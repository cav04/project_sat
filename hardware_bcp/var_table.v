==> flow/design.v <==
module var_table(clock, reset, en, r_w,din,address,dout,table_finish);
parameter address_width=3;
parameter var_num=8;
input clock, reset, en, r_w;
input [1:0] address;
input [var_num-1:0] din;
output [var_num-1:0] dout;
output table_finish;
reg [var_num-1:0] variable_table [0:address_width-1];
reg [var_num-1:0] data;
reg table_finish;
wire [var_num-1:0] dout;
    always @(posedge clock or negedge reset) 
    begin	
        if (!reset)
        begin				
            variable_table[0] <= 8'b0000_0000; 
            variable_table[1] <= 8'b1110_1111; 
            variable_table[2] <= 8'b0000_0000; 
            data <= 8'h00;
			table_finish<=1'b0;
        end
        else if (en == 1 && r_w == 0)  
        begin
            variable_table[address] <=din;
			table_finish <=1'b1;
        end
        else if (en == 1 && r_w == 1)  
        begin
			data <= variable_table[address];
			table_finish <=1'b1;
		end
        else
            data <= 8'hZZ;
    end
    assign dout = data;
endmodule
From RTL to reports: var_table
What the tools print for var_table, step after step.
Lines are those of the file above, counted from 1.
Operators: Yosys type, input widths -> output width; for muxes data width and select width s.
Cell names lack the library's common part.
{"block": "setup", "top_module": "var_table", "clk_port": "clock", "cell_library": "sky130hd", "lib_corner": "tt_025C_1v80"}

After elaboration
Source: Yosys, flattened and elaborated. Widths are those after wreduce. Registers that Yosys merges into a memory's read port (data or address) are not register bits. Print and check cells do not count. Equal cells are merged and count once.
{"block": "word_totals", "regBits": 33, "input_bits": 14, "out_inout_bits": 9}
{"block": "classes", "n_eq": 2, "n_mux": 4, "n_logic": 1, "reduce_and_logical": 7}
{"block": "ops", "op": "$pmux 8 s3", "n": 1}
{"block": "ops", "op": "$mux 8", "n": 1}
{"block": "ops", "op": "$reduce_and 2->1", "n": 3}
{"block": "ops", "op": "$logic_and 1x1->1", "n": 2}
{"block": "ops", "op": "$eq 2x1->1 const B", "n": 1}
{"block": "ops", "op": "$eq 2x2->1 const B", "n": 1}
{"block": "ops", "op": "$logic_not 2->1", "n": 1}
{"block": "ops", "op": "$reduce_bool 2->1", "n": 1}
{"block": "ops", "op": "$mux 1", "n": 2}
{"block": "ops", "op": "$not 1->1", "n": 1}

Depth
Yosys ltp: most cells in a row. Word level: on the elaborated netlist, between registers, memories and ports. Mapped: between sequential cells and ports; inverters and the memories' decode and read muxes count.
{"block": "depth", "word_depth": 3, "ABC_AREA": 0, "mapped_depth": 7}

Synthesis result
Yosys stat after the flow's synthesis: flattened, memories mapped to cells. It holds for the ABC_AREA given above (unset counts as 0); a run with the other value may have another netlist.
The area totals of this step are shown rounded.
{"block": "by_type", "type": "dfrtp_1", "n": 26, "type_area_um2": 650.624}
{"block": "by_type", "type": "mux2_4", "n": 24, "type_area_um2": 360.346}
{"block": "by_type", "type": "dfstp_2", "n": 7, "type_area_um2": 183.926}
{"block": "by_type", "type": "a211oi_1", "n": 8, "type_area_um2": 60.058}
{"block": "by_type", "type": "a21o_1", "n": 8, "type_area_um2": 60.058}
{"block": "by_type", "type": "a22oi_1", "n": 8, "type_area_um2": 60.058}
{"block": "by_type", "type": "nand2_8", "n": 3, "type_area_um2": 60.058}
{"block": "by_type", "type": "ha_1", "n": 3, "type_area_um2": 37.536}
{"block": "by_type", "type": "buf_4", "n": 4, "type_area_um2": 30.029}
{"block": "by_type", "type": "nor2_1", "n": 8, "type_area_um2": 30.029}
{"block": "by_type", "type": "buf_12", "n": 1, "type_area_um2": 20.019}
{"block": "by_type", "type": "nor2b_4", "n": 1, "type_area_um2": 13.763}
{"block": "by_type", "type": "inv_1", "n": 2, "type_area_um2": 7.507}
{"block": "by_type", "type": "or2_2", "n": 1, "type_area_um2": 6.256}
{"block": "by_type", "type": "clkbuf_2", "n": 1, "type_area_um2": 5.005}
{"block": "mapped", "cell_count": 105, "yosys_area_mm2": 0.001585, "seqArea_mm2": 0.0008346, "ff_cells": 33, "n_buf": 6}

Worst setup path after synthesis
Source: OpenSTA report_checks on the synthesized netlist (no wires, ideal clock, input and output delay 20% of the period each), path of least setup slack; recovery checks are left aside. Register names are those of the netlist, which keeps one name where synthesis merged equal registers.
{"block": "synth_path", "path_kind": "input port to flip-flop", "from": "input port address[0]", "to": "register data[2]", "period_ps": 2610, "setup_ps": 118, "t_arrival_ps": 1415, "setup_slack_ps": 1077, "path_delay_ps": 1011, "path_stages": 7, "synth_period_reached_ps": 1533}
"path_delay_ps" is the arrival time less input delay plus setup time.
"path_stages": output pins that drive a net of the path, with the launching flip-flop's if there is one; two outputs of one cell count as two.
"synth_period_reached_ps" is the clock period less the worst setup slack; recovery checks do not enter. This is arithmetic on one report: input and output delays are still those of the set period (20% each).
Between the ends stands the longest chain of elaborated cells between them, by number of cells; it is not shown to be the way that was timed. Of several equally long chains one is given.
Each line given opens the expression or statement behind the cell; cells for indexed reads and writes are added by Yosys, which also makes memories of some case tables.
At most two assigning lines are given for a register; there are more.
{"block": "synth_between", "path_cell_list": "inv_1 > ha_1 > clkbuf_2 > buf_4 > nor2_1 > a211oi_1 > a21o_1", "elab_chain_cells": 3, "cone_cells": 5}
{"block": "synth_rtl", "item": "start: declaration", "line": 5, "rtl": "input [1:0] address;"}
{"block": "synth_rtl", "item": "$eq 2x2->1", "line": 30, "rtl": "data <= variable_table[address];"}
{"block": "synth_rtl", "item": "$pmux 8 s3", "line": 30}
{"block": "synth_rtl", "item": "$mux 8", "line": 28, "rtl": "else if (en == 1 && r_w == 1)"}
{"block": "synth_rtl", "item": "end: assignment", "line": 30}
{"block": "synth_rtl", "item": "end: assignment", "line": 34, "rtl": "data <= 8'hZZ;"}
{"block": "synth_rtl", "item": "end: declaration", "line": 10, "rtl": "reg [var_num-1:0] data;"}

Worst path after layout
From the final timing report of run 1: the path of least setup slack in the routed layout; clock arrival at registers is part of the times.
The report prints the path's times to 10 ps; the period is as set.
{"block": "layout_path", "path_kind": "flip-flop to output port", "from": "register data[5]", "to": "output port dout[5]", "period_ps": 1190, "output_delay_ps": 240, "t_arrival_ps": 810, "setup_slack_ps": 140, "path_stages": 2}
At most two assigning lines are given for a register; there are more.
{"block": "layout_between", "path_cell_list": "dfrtp_1 > buf_2", "elab_chain_cells": 0, "cone_cells": 0, "cone_lines": 0}
{"block": "layout_rtl", "item": "start: declaration", "line": 10, "rtl": "reg [var_num-1:0] data;"}
{"block": "layout_rtl", "item": "start: assignment", "line": 20, "rtl": "data <= 8'h00;"}
{"block": "layout_rtl", "item": "start: assignment", "line": 30, "rtl": "data <= variable_table[address];"}
{"block": "layout_rtl", "item": "end: declaration", "line": 7, "rtl": "output [var_num-1:0] dout;"}

Flow measurements of var_table on sky130hd: 2 stored runs with different settings, listed in no order. Input and output delays are each 20% of the period that was set; the output load is 0.01 pF.
"achievedPeriod_ps" = clock period - worst setup slack. The figure is calculated, with input and output delays left at 20% of the set period.
The results are shown rounded.

Run 1
==> flow/run.sh <==
#!/bin/bash
# the make line also repeats the synthesis and layout settings of config.mk as NAME=value (left out here)
make -C /OpenROAD-flow-scripts/flow DESIGN_CONFIG=/design/flow/config.mk WORK_HOME=/design/flow/orfs CLKGATE_MAP_FILE= finish
==> flow/config.mk <==
export PLATFORM = sky130hd
export DESIGN_NAME = var_table
export DESIGN_NICKNAME = var_table
export VERILOG_FILES = /design/flow/design.v
export SDC_FILE = /design/flow/constraint.sdc
export NUM_CORES = 4
export LEC_CHECK = 0
export ABC_AREA = 0
export CAP_MARGIN = 40
export CELL_PAD_IN_SITES_GLOBAL_PLACEMENT = 0
export CORE_MARGIN = 2
export CORE_UTILIZATION = 19
export CTS_CLUSTER_DIAMETER = 221
export MAX_ROUTING_LAYER = met5
export MIN_ROUTING_LAYER = met1
export PLACE_DENSITY_LB_ADDON = 0.04
export SETUP_SLACK_MARGIN = 0.32
export SLEW_MARGIN = 40
==> flow/constraint.sdc <==
create_clock -name core_clock -period 1.19 [get_ports {clock}]
set_input_delay 0.2380 -clock core_clock [delete_from_list [all_inputs] [get_ports {clock}]]
set_output_delay 0.2380 -clock core_clock [all_outputs]
set_load 0.01 [all_outputs]

==> results of run 1, as JSON <==
{
  "timing.setup.tns_ps": 0,
  "hold_ws_ps": 135,
  "design_die_area_mm2": 0.00909,
  "synthArea_mm2": 0.001585,
  "utilization_pct": 29.2,
  "achievedPeriod_ps": 1051,
  "worst_setup_slack_ps": 139
}

Run 2
==> flow/run.sh <==
#!/bin/bash
# the make line also repeats the synthesis and layout settings of config.mk as NAME=value (left out here)
make -C /OpenROAD-flow-scripts/flow DESIGN_CONFIG=/design/flow/config.mk WORK_HOME=/design/flow/orfs CLKGATE_MAP_FILE= finish
==> flow/config.mk <==
export PLATFORM = sky130hd
export DESIGN_NAME = var_table
export DESIGN_NICKNAME = var_table
export VERILOG_FILES = /design/flow/design.v
export SDC_FILE = /design/flow/constraint.sdc
export NUM_CORES = 4
export LEC_CHECK = 0
export CAP_MARGIN = 0
export CELL_PAD_IN_SITES_GLOBAL_PLACEMENT = 0
export CORE_MARGIN = 2
export CORE_UTILIZATION = 22
export GPL_ROUTABILITY_DRIVEN = 0
export GPL_TIMING_DRIVEN = 1
export MAX_ROUTING_LAYER = met5
export PLACE_DENSITY = 0.36
export SETUP_SLACK_MARGIN = 0.18
export SLEW_MARGIN = 20
export TNS_END_PERCENT = 55
==> flow/constraint.sdc <==
create_clock -name core_clock -period 1.07 [get_ports {clock}]
set_input_delay 0.2140 -clock core_clock [delete_from_list [all_inputs] [get_ports {clock}]]
set_output_delay 0.2140 -clock core_clock [all_outputs]
set_load 0.01 [all_outputs]

==> results of run 2, as JSON <==
{
  "timing.setup.tns_ps": -252,
  "hold_ws_ps": 146,
  "design_die_area_mm2": 0.007901,
  "synthArea_mm2": 0.001585,
  "utilization_pct": 33.9,
  "achievedPeriod_ps": 1098,
  "worst_setup_slack_ps": -28
}
