==> flow/design.v <==
module fifo (
  clock, reset,
  fifo_write,
  fifo_read,
  fifo_count,
  fifo_full,
  fifo_empty,
  fifo_datain,
  fifo_dataout
);
parameter fifohempty_level = 1;
parameter fifohfull_level = 7;
parameter fifo_length = 8;
parameter fifo_length_log=3;
parameter data_size =8;
input         clock, reset;
input         fifo_write;
input         fifo_read;
output [3:0]  fifo_count;
output        fifo_full;
output        fifo_empty;
input  [data_size-1:0] fifo_datain;
output reg [data_size-1:0] fifo_dataout;
wire    fifo_full_s, fifo_empty_s;
wire   [fifo_length_log:0]  fifo_count_s;
reg    [fifo_length_log:0]  rptr, wptr;
reg    [data_size-1:0] fifo [fifo_length-1:0];
always @(posedge clock or negedge reset)
begin 
    if (!reset) 
	begin
      wptr <= 4'd0;
		fifo_dataout <=8'd0;	  
	end 
    else if (fifo_write && !fifo_full&&!fifo_read) 
	begin 
      fifo[wptr[fifo_length_log-1:0]] <= fifo_datain;
      wptr <= wptr + 4'd1;
    end 
end 
always @(posedge clock or negedge reset) begin
    if (!reset)
	begin	
      rptr <= 4'd0;
	  fifo_dataout <=8'd0;
	end 	  
    else if (fifo_read && !fifo_empty&&!fifo_write) 
	begin
      rptr <= rptr + 4'd1;
	  fifo_dataout <= fifo[rptr[fifo_length_log-1:0]];
    end
end
assign fifo_count_s = wptr - rptr;
assign fifo_full_s  = (fifo_count_s==fifo_length);
assign fifo_empty_s = (fifo_count_s==4'd0);
assign fifo_full    = fifo_full_s;
assign fifo_empty   = fifo_empty_s;
assign fifo_count   = fifo_count_s;
endmodule
# Step by step through the tools: fifo
# The steps from the RTL of fifo to its reports follow in flow order.
# Lines are those of the file above, counted from 1.
# Cell names lack the library's common part.
# Not given: n/a
[design]
design = "fifo"
clock = "clock"
cell_library = "sky130hd"
corner = "tt_025C_1v80"

# Elaborated design
# Yosys after proc, flatten, opt, wreduce and memory -nomap, before mapping. Enables and synchronous resets that opt folds into registers are not counted as muxes. Print and check cells are not counted. Equal cells are merged and count once.
[word_totals]
wordCells = 15
output_inout_bits = 14
in_bits = 12
reg_bits = 8
[classes]
n_reduce_logical = 9
n_eq = 1
add_sub_neg = 3
[op_table]
columns = ["operator", "count"]
rows = [
  ["4-bit by 1-bit adder with 4-bit output with constant B", 2],
  ["1-bit logical AND", 4],
  ["1-bit zero test", 4],
  ["4-bit subtractor", 1],
  ["4-bit == test with constant B", 1],
  ["4-bit zero test", 1],
]

# Logic depth
# Longest topological path by Yosys (ltp), each cell counted once; first at word level (registers and memories cut), then after technology mapping (sequential cells cut; the memories' decode and read muxes count).
[logic_depth]
word_depth = 5
ABC_AREA = 1
ltp_mapped = 12
ltp_nobuf = 12

# Synthesis result
# The flow's flattened synthesis, as Yosys stat reports it; memories are mapped. The netlist is that of the ABC_AREA named above (0 if unset); the other value can give another one.
# The area totals of this step are shown rounded.
[by_type]
columns = ["cell", "count", "type_area_um2"]
rows = [
  ["dfrtp_1", 8, 200.192],
  ["nand2_1", 23, 86.333],
  ["nand3_4", 4, 70.067],
  ["ha_1", 5, 62.56],
  ["buf_4", 8, 60.058],
  ["nand4_1", 8, 50.048],
  ["inv_1", 10, 37.536],
  ["xor2_1", 4, 35.034],
  ["nand2_2", 4, 25.024],
  ["fa_1", 1, 20.019],
  ["nand3_1", 4, 20.019],
  ["nor2_8", 1, 20.019],
  ["nor2_4", 1, 11.261],
  ["nand3_2", 1, 10.01],
  ["a21oi_2", 1, 8.758],
  ["or2_4", 1, 8.758],
  ["inv_2", 2, 7.507],
  ["clkinv_1", 1, 3.754],
]
# Other cell types: 2; their cells: 2.
[synth_totals]
ff_cells = 8
cells = 89
yosys_area_um2 = 744
sequential_area_um2 = 200

# Worst setup path after synthesis
# OpenSTA on the mapped netlist: ideal clock, no wires. The path of least setup slack (recovery checks aside). Input and output delay are each 20% of the period. Register names are those of the netlist, which keeps one name where synthesis merged equal registers.
[synth_path]
path_kind = "register to output"
from = "reg wptr[0]"
to = "out fifo_full"
out_delay_ns = 0.584
stages = 9
path_delay_ns = 1.760
n_path_buf = 0
clock_period_ns = 2.92
slack_ns = 0.576
arrival_ns = 1.760
period_less_setup_slack_ns = 2.344
# "path_delay_ns" is the arrival time less input delay plus setup time.
# A path that ends at an output port has no setup time.
# "stages": output pins that drive a net of the path, with the launching flip-flop's if there is one; two outputs of one cell count as two.
# "period_less_setup_slack_ns" is the clock period less the worst setup slack; recovery checks do not enter. This is arithmetic on one report: input and output delays are still those of the set period (20% each).
# Between the ends stands the longest chain of elaborated cells between them, by number of cells; it is not shown to be the way that was timed. Of several equally long chains one is given.
# A line is the first line of the expression or statement that the cell stems from. Yosys adds cells for indexed reads and writes and turns some case tables into memories.
[synth_via]
cell_sequence = "dfrtp_1 -> inv_1 -> ha_1 -> inv_1 -> fa_1 -> or2_4 -> nor2_8 -> nand3_4 -> inv_2"
elab_chain_cells = 2
cone_cells = 2
lines_between = 2
classes_between = "add/sub (1); eq/ne (1)"
[synth_rtl]
columns = ["element", "line", "text"]
rows = [
  ["from (decl)", 26, "reg    [fifo_length_log:0]  rptr, wptr;"],
  ["from (assign)", 32, "wptr <= 4'd0;"],
  ["from (assign)", 38, "wptr <= wptr + 4'd1;"],
  ["4-bit subtractor", 53, "assign fifo_count_s = wptr - rptr;"],
  ["4-bit == test", 54, "assign fifo_full_s  = (fifo_count_s==fifo_length);"],
  ["to (decl)", 20, "output        fifo_full;"],
]
# Some nets on the timed path still bear RTL names; the line given drives or declares the net.
[synth_nets]
columns = ["signal", "line"]
rows = [
  ["fifo_count[1]", 53],
]

# Timing after layout
# Path of least setup slack in the final report of record 1 (OpenROAD, finished layout, wires in). Where an end is a register, its clock arrival counts in the times.
[layout_path]
path_kind = "register to output"
from = "reg rptr[0]"
to = "out fifo_full"
stages = 9
n_path_buf = 1
slack_ns = -0.54
out_delay_ns = 0.35
clock_period_ns = 1.74
arrival_ns = 1.93
# Between the ends stands the longest chain of elaborated cells between them, by number of cells; it is not shown to be the way that was timed. Of several equally long chains one is given.
[layout_via]
cell_sequence = "dfrtp_1 -> ha_4 -> inv_4 -> fa_2 -> or2_4 -> nor2_8 -> nand3_4 -> inv_2 -> buf_6"
elab_chain_cells = 2
cone_cells = 2
lines_between = 2
classes_between = "add/sub (1); eq/ne (1)"
[layout_rtl]
columns = ["element", "line", "text"]
rows = [
  ["from (decl)", 26, "reg    [fifo_length_log:0]  rptr, wptr;"],
  ["from (assign)", 44, "rptr <= 4'd0;"],
  ["from (assign)", 49, "rptr <= rptr + 4'd1;"],
  ["4-bit subtractor", 53, "assign fifo_count_s = wptr - rptr;"],
  ["4-bit == test", 54, "assign fifo_full_s  = (fifo_count_s==fifo_length);"],
  ["to (decl)", 20, "output        fifo_full;"],
]

# Measured results for fifo: 2 stored runs of the Yosys and OpenROAD flow on sky130hd. The settings differ; the order carries no meaning. The constraints put input and output delay at 20% of the set period each and load the outputs with 0.01 pF.
# "timing.achieved_period_ns" = clock period - worst setup slack. The figure is calculated, with input and output delays left at 20% of the set period.
# "worstPathTime_ns" = time allowed to the worst setup path (clock period - input delay - output delay, where it has them) - its slack; a late launch clock adds to it, a late capture clock takes from it.
# The measured numbers are rounded.

[[run]]
name = "record 1"
[run.settings]
period_ns = 1.74
CORE_UTILIZATION = 47
PLACE_DENSITY = 0.65
ABC_AREA = 1
CTS_CLUSTER_DIAMETER = 231
SLEW_MARGIN = 5
MIN_ROUTING_LAYER = "met2"
CAP_MARGIN = 20
CORE_MARGIN = 2
[run.results]
setupTns_ns = -3.96
final_cell_area_um2 = 1040
post_synth_area_um2 = 744
setup_ws_ns = -0.536
finish.utilization_pct = 70.2
worstPathTime_ns = 1.93
worst_path_kind = "register to output"
timing.achieved_period_ns = 2.276
final_die_area_um2 = 1920

[[run]]
name = "record 2"
[run.settings]
period_ns = 2.86
SETUP_SLACK_MARGIN = 0.25
CAP_MARGIN = 20
CORE_MARGIN = 2
CORE_UTILIZATION = 40
SLEW_MARGIN = 20
[run.results]
setupTns_ns = 0.000
final_cell_area_um2 = 800
post_synth_area_um2 = 621
setup_ws_ns = 0.294
finish.utilization_pct = 54.3
worstPathTime_ns = 1.99
worst_path_kind = "register to output"
timing.achieved_period_ns = 2.566
final_die_area_um2 = 1880
