==> flow/design.v <==
module  for_handshake (
  in,
  out_rdy,
  out,
  tx_ing,
  clk,
  rst
);
input in;
input out_rdy;
input clk;
input rst;
output out;
output tx_ing;
parameter       IDLE      = 3'h0,
                TX_HIGH   = 3'h1,
                TX_LOW    = 3'h2;
reg [3:0]cnt;
reg [1:0]in_reg;
reg [1:0]out_rdy_reg;
reg [2:0]state;
reg [2:0]state_nxt;
wire in_rise;
wire out_fall;
always @ (posedge clk or negedge rst) begin
    if (!rst) begin
        in_reg <= 2'b0;
    end else begin
        in_reg <= {in_reg[0],in};
    end
end
assign in_rise = !in_reg[0] & in;
always @ (posedge clk or negedge rst) begin
    if (!rst) begin
        out_rdy_reg <= 2'b0;
    end else begin
        out_rdy_reg <= {out_rdy_reg[0],out_rdy};
    end
end
assign out_rdy_rise = !out_rdy_reg[0] &  out_rdy;
assign out_rdy_fall =  out_rdy_reg[0] & !out_rdy;
assign out_fall     = (state==TX_LOW) & out_rdy_fall;
always @ (posedge clk or negedge rst) begin
    if (!rst) begin
        cnt <= 4'd0;
    end else begin
        cnt <= cnt + {3'b0,in_rise} - {3'b0,out_fall};    
    end
end   
always @ (posedge clk or negedge rst) begin
    if (!rst) begin
        state <= IDLE;
    end else begin
        state <= state_nxt;
    end
end
always @ (*) begin
    case(state)
        IDLE      :begin
            if(cnt!=4'd0)  begin
                state_nxt = TX_HIGH ;
            end else begin
                state_nxt = IDLE ;
            end
        end
        TX_HIGH   :begin
            if(out_rdy_rise)  begin
                state_nxt = TX_LOW ;
            end else begin
                state_nxt = TX_HIGH ;
            end        
        end
        TX_LOW    :begin
            if(out_rdy_fall)  begin
                state_nxt = IDLE ;
            end else begin
                state_nxt = TX_LOW ;
            end        
        end
        default   :begin
            state_nxt = IDLE ; 
        end        
    endcase
end
assign out = (state == TX_HIGH) ? 1'b1 : 1'b0;
assign tx_ing = (cnt!=4'b0);            
endmodule
# Reports on for_handshake
# What the tools print for for_handshake, step after step.
# Lines are those of the file above, counted from 1.
# A cell with - has no value.
[design] design="for_handshake" clock_port="clk" cell_library="sky130hd" lib_corner="tt_025C_1v80"

# Elaborated design
# Yosys after proc, flatten, opt, wreduce and memory -nomap, before mapping. Enables and synchronous resets that opt folds into registers are not counted as muxes. Memory bits, and registers merged into a memory's read port (data or address), are not among the register bits. Print and check cells are not counted. Equal cells are merged and count once.
[word_totals] regBits=8 in_bits=4 wordCells=22
[classes] muxes=5 n_eq=2 addsub=2 bitwise=4 n_reduce_logical=5
[ops] op="2-bit case mux with 3-bit select" count=1
[ops] op="1-bit AND" count=4
[ops] op="4-bit by 1-bit adder with 4-bit output" count=1
[ops] op="4-bit by 1-bit subtractor with 4-bit output" count=1
[ops] op="4-bit nonzero test" count=1
[ops] op="2-bit 2-to-1 mux" count=2
[ops] op="1-bit logical NOT" count=3
[ops] op="3-bit logical NOT" count=1
[ops] op="2-bit by 1-bit == test with 1-bit output with constant B" count=1
[ops] op="2-bit == test with constant B" count=1
[ops] op="1-bit 2-to-1 mux" count=2

# Logic depth
# Yosys ltp: most cells in a row. Word level: on the elaborated netlist, between registers, memories and ports. Mapped: between sequential cells and ports; inverters and the memories' decode and read muxes count.
[depth] ltp_word=4 abc_area=0 mapped_depth=8 mapped_depth_nobuf=8

# Netlist
# The flow's flattened synthesis, as Yosys stat reports it; memories are mapped. The netlist is that of the ABC_AREA named above (0 if unset); the other value can give another one.
[types] cell_type="sky130_fd_sc_hd__dfrtp_1" count=8 type_area_um2=200.192
[types] cell_type="sky130_fd_sc_hd__ha_1" count=5 type_area_um2=62.56
[types] cell_type="sky130_fd_sc_hd__inv_1" count=9 type_area_um2=33.782
[types] cell_type="sky130_fd_sc_hd__dfstp_2" count=1 type_area_um2=26.275
[types] cell_type="sky130_fd_sc_hd__fa_1" count=1 type_area_um2=20.019
[types] cell_type="sky130_fd_sc_hd__nor3b_2" count=1 type_area_um2=12.512
[types] cell_type="sky130_fd_sc_hd__o21ai_0" count=2 type_area_um2=10.01
[types] cell_type="sky130_fd_sc_hd__a21oi_2" count=1 type_area_um2=8.758
[types] cell_type="sky130_fd_sc_hd__a22o_1" count=1 type_area_um2=8.758
[types] cell_type="sky130_fd_sc_hd__a31o_2" count=1 type_area_um2=8.758
[types] cell_type="sky130_fd_sc_hd__xnor2_1" count=1 type_area_um2=8.758
[types] cell_type="sky130_fd_sc_hd__xor2_1" count=1 type_area_um2=8.758
[types] cell_type="sky130_fd_sc_hd__a21o_1" count=1 type_area_um2=7.507
[types] cell_type="sky130_fd_sc_hd__nand2_1" count=2 type_area_um2=7.507
[types] cell_type="sky130_fd_sc_hd__nand2b_1" count=1 type_area_um2=6.256
[types] cell_type="sky130_fd_sc_hd__nor2_1" count=1 type_area_um2=3.754
[synth_totals] stdcells=37 mapped_area_um2=434.2 seqArea_um2=226.5 flip_flops=9

# Worst setup path after synthesis
# Path of least setup slack by OpenSTA after synthesis, without wires, with an ideal clock, recovery checks aside; 20% of the period is set as input and as output delay. Where synthesis merged equal registers, the netlist keeps one of their names.
[synth_timing] kind="register to register" startpoint="register out_rdy_reg" endpoint="register cnt[2]" setup_slack_ns=0.007 period_ns=1.63 setup_time_ns=0.123 path_buffers=0 delay_ns=1.623 t_arrival_ns=1.500 t_required_ns=1.507 driving_pins=9 period_less_setup_slack_ns=1.623
# "delay_ns" is the arrival time less input delay plus setup time.
# "driving_pins" counts driving pins, that of a launching flip-flop among them; a cell with two outputs on the path counts twice.
# "period_less_setup_slack_ns" = period - worst setup slack (recovery checks aside). The figure is calculated, with input and output delays left at 20% of the set period.
# The rows between start and end are the longest chain of elaborated cells between them; the timing report does not say that the signal goes this way. Where chains are equally long, one stands for them.
# A line is the first line of the expression or statement that the cell stems from. Yosys adds cells for indexed reads and writes and turns some case tables into memories.
[synth_between] cell_sequence="sky130_fd_sc_hd__dfrtp_1 > sky130_fd_sc_hd__inv_1 > sky130_fd_sc_hd__nor3b_2 > sky130_fd_sc_hd__ha_1 > sky130_fd_sc_hd__inv_1 > sky130_fd_sc_hd__ha_1 > sky130_fd_sc_hd__inv_1 > sky130_fd_sc_hd__fa_1 > sky130_fd_sc_hd__xnor2_1" elab_chain_cells=3 cells_between=3 cone_lines=3 classes_between="1 x add/sub; 2 x logic"
[synth_rtl] element="from (assign)" line=35 rtl="out_rdy_reg <= 2'b0;"
[synth_rtl] element="from (assign)" line=37 rtl="out_rdy_reg <= {out_rdy_reg[0],out_rdy};"
[synth_rtl] element="1-bit AND" line=41 rtl="assign out_rdy_fall =  out_rdy_reg[0] & !out_rdy;"
[synth_rtl] element="1-bit AND" line=42 rtl="assign out_fall     = (state==TX_LOW) & out_rdy_fall;"
[synth_rtl] element="4-bit by 1-bit subtractor with 4-bit output" line=47 rtl="cnt <= cnt + {3'b0,in_rise} - {3'b0,out_fall};"
[synth_rtl] element="to (assign)" line=45 rtl="cnt <= 4'd0;"
[synth_rtl] element="to (assign)" line=47
[synth_rtl] element="to (decl)" line=18 rtl="reg [3:0]cnt;"

# Timing after layout
# From the final timing report of flow run 1: the path of least setup slack in the routed layout; clock arrival at registers is part of the times.
[layout_timing] kind="register to register" startpoint="register out_rdy_reg" endpoint="register cnt[1]" driving_pins=9 t_arrival_ns=1.85 setup_time_ns=0.10 period_ns=1.21 t_required_ns=1.35 path_buffers=0 setup_slack_ns=-0.51
# The rows between start and end are the longest chain of elaborated cells between them; the timing report does not say that the signal goes this way. Where chains are equally long, one stands for them.
[layout_between] cell_sequence="sky130_fd_sc_hd__dfrtp_1 > sky130_fd_sc_hd__inv_2 > sky130_fd_sc_hd__nor3b_4 > sky130_fd_sc_hd__ha_1 > sky130_fd_sc_hd__inv_1 > sky130_fd_sc_hd__ha_1 > sky130_fd_sc_hd__inv_1 > sky130_fd_sc_hd__fa_1 > sky130_fd_sc_hd__inv_1" elab_chain_cells=3 cells_between=3 cone_lines=3 classes_between="1 x add/sub; 2 x logic"
[layout_rtl] element="from (assign)" line=35 rtl="out_rdy_reg <= 2'b0;"
[layout_rtl] element="from (assign)" line=37 rtl="out_rdy_reg <= {out_rdy_reg[0],out_rdy};"
[layout_rtl] element="1-bit AND" line=41 rtl="assign out_rdy_fall =  out_rdy_reg[0] & !out_rdy;"
[layout_rtl] element="1-bit AND" line=42 rtl="assign out_fall     = (state==TX_LOW) & out_rdy_fall;"
[layout_rtl] element="4-bit by 1-bit subtractor with 4-bit output" line=47 rtl="cnt <= cnt + {3'b0,in_rise} - {3'b0,out_fall};"
[layout_rtl] element="to (assign)" line=45 rtl="cnt <= 4'd0;"
[layout_rtl] element="to (assign)" line=47
[layout_rtl] element="to (decl)" line=18 rtl="reg [3:0]cnt;"

# Below are 2 stored runs of the flow (Yosys, OpenROAD; platform sky130hd) on for_handshake, each with its settings and what was measured, unordered. Constraints: input delay and output delay 20% of the set period each, output load 0.01 pF.
# "period_reached_ns" = clock period - worst setup slack. The figure is calculated, with input and output delays left at 20% of the set period.
# By "worst_path_ns" is meant the share of the clock period that the worst setup path is allowed (20% is reserved at inputs, 20% at outputs), minus its slack. Clock arrival times at its registers enter into it.
# By "total_power_uw" is meant OpenSTA's value without simulated activity: inputs other than the clock are taken to toggle once in ten clock periods, and the tool carries that through the logic.
run="flow run 1" settings period_ns=1.21 CORE_UTILIZATION=42 CORE_MARGIN=2 GPL_TIMING_DRIVEN=1 GPL_ROUTABILITY_DRIVEN=1 CTS_CLUSTER_SIZE=49 CAP_MARGIN=20 SLEW_MARGIN=20
run="flow run 1" results die_area_um2=1306.8 fin_ws_ns=-0.506 post_route_stdcell_area_um2=634.4 worst_path_ns=1.72 critical_path_kind="register to register" period_reached_ns=1.716 setup_tns_ns=-1.474 synthesis_area_um2=434.2 total_power_uw=1299
run="flow run 2" settings period_ns=1.38 CORE_UTILIZATION=38 PLACE_DENSITY=0.76 CORE_ASPECT_RATIO=0.51 CELL_PAD_IN_SITES_GLOBAL_PLACEMENT=2 CELL_PAD_IN_SITES_DETAIL_PLACEMENT=1 TNS_END_PERCENT=55 GPL_TIMING_DRIVEN=0 CTS_CLUSTER_SIZE=51 CAP_MARGIN=20 CORE_MARGIN=2 SLEW_MARGIN=20
run="flow run 2" outcome="stopped before the end: floorplanning reported PDN-0185"
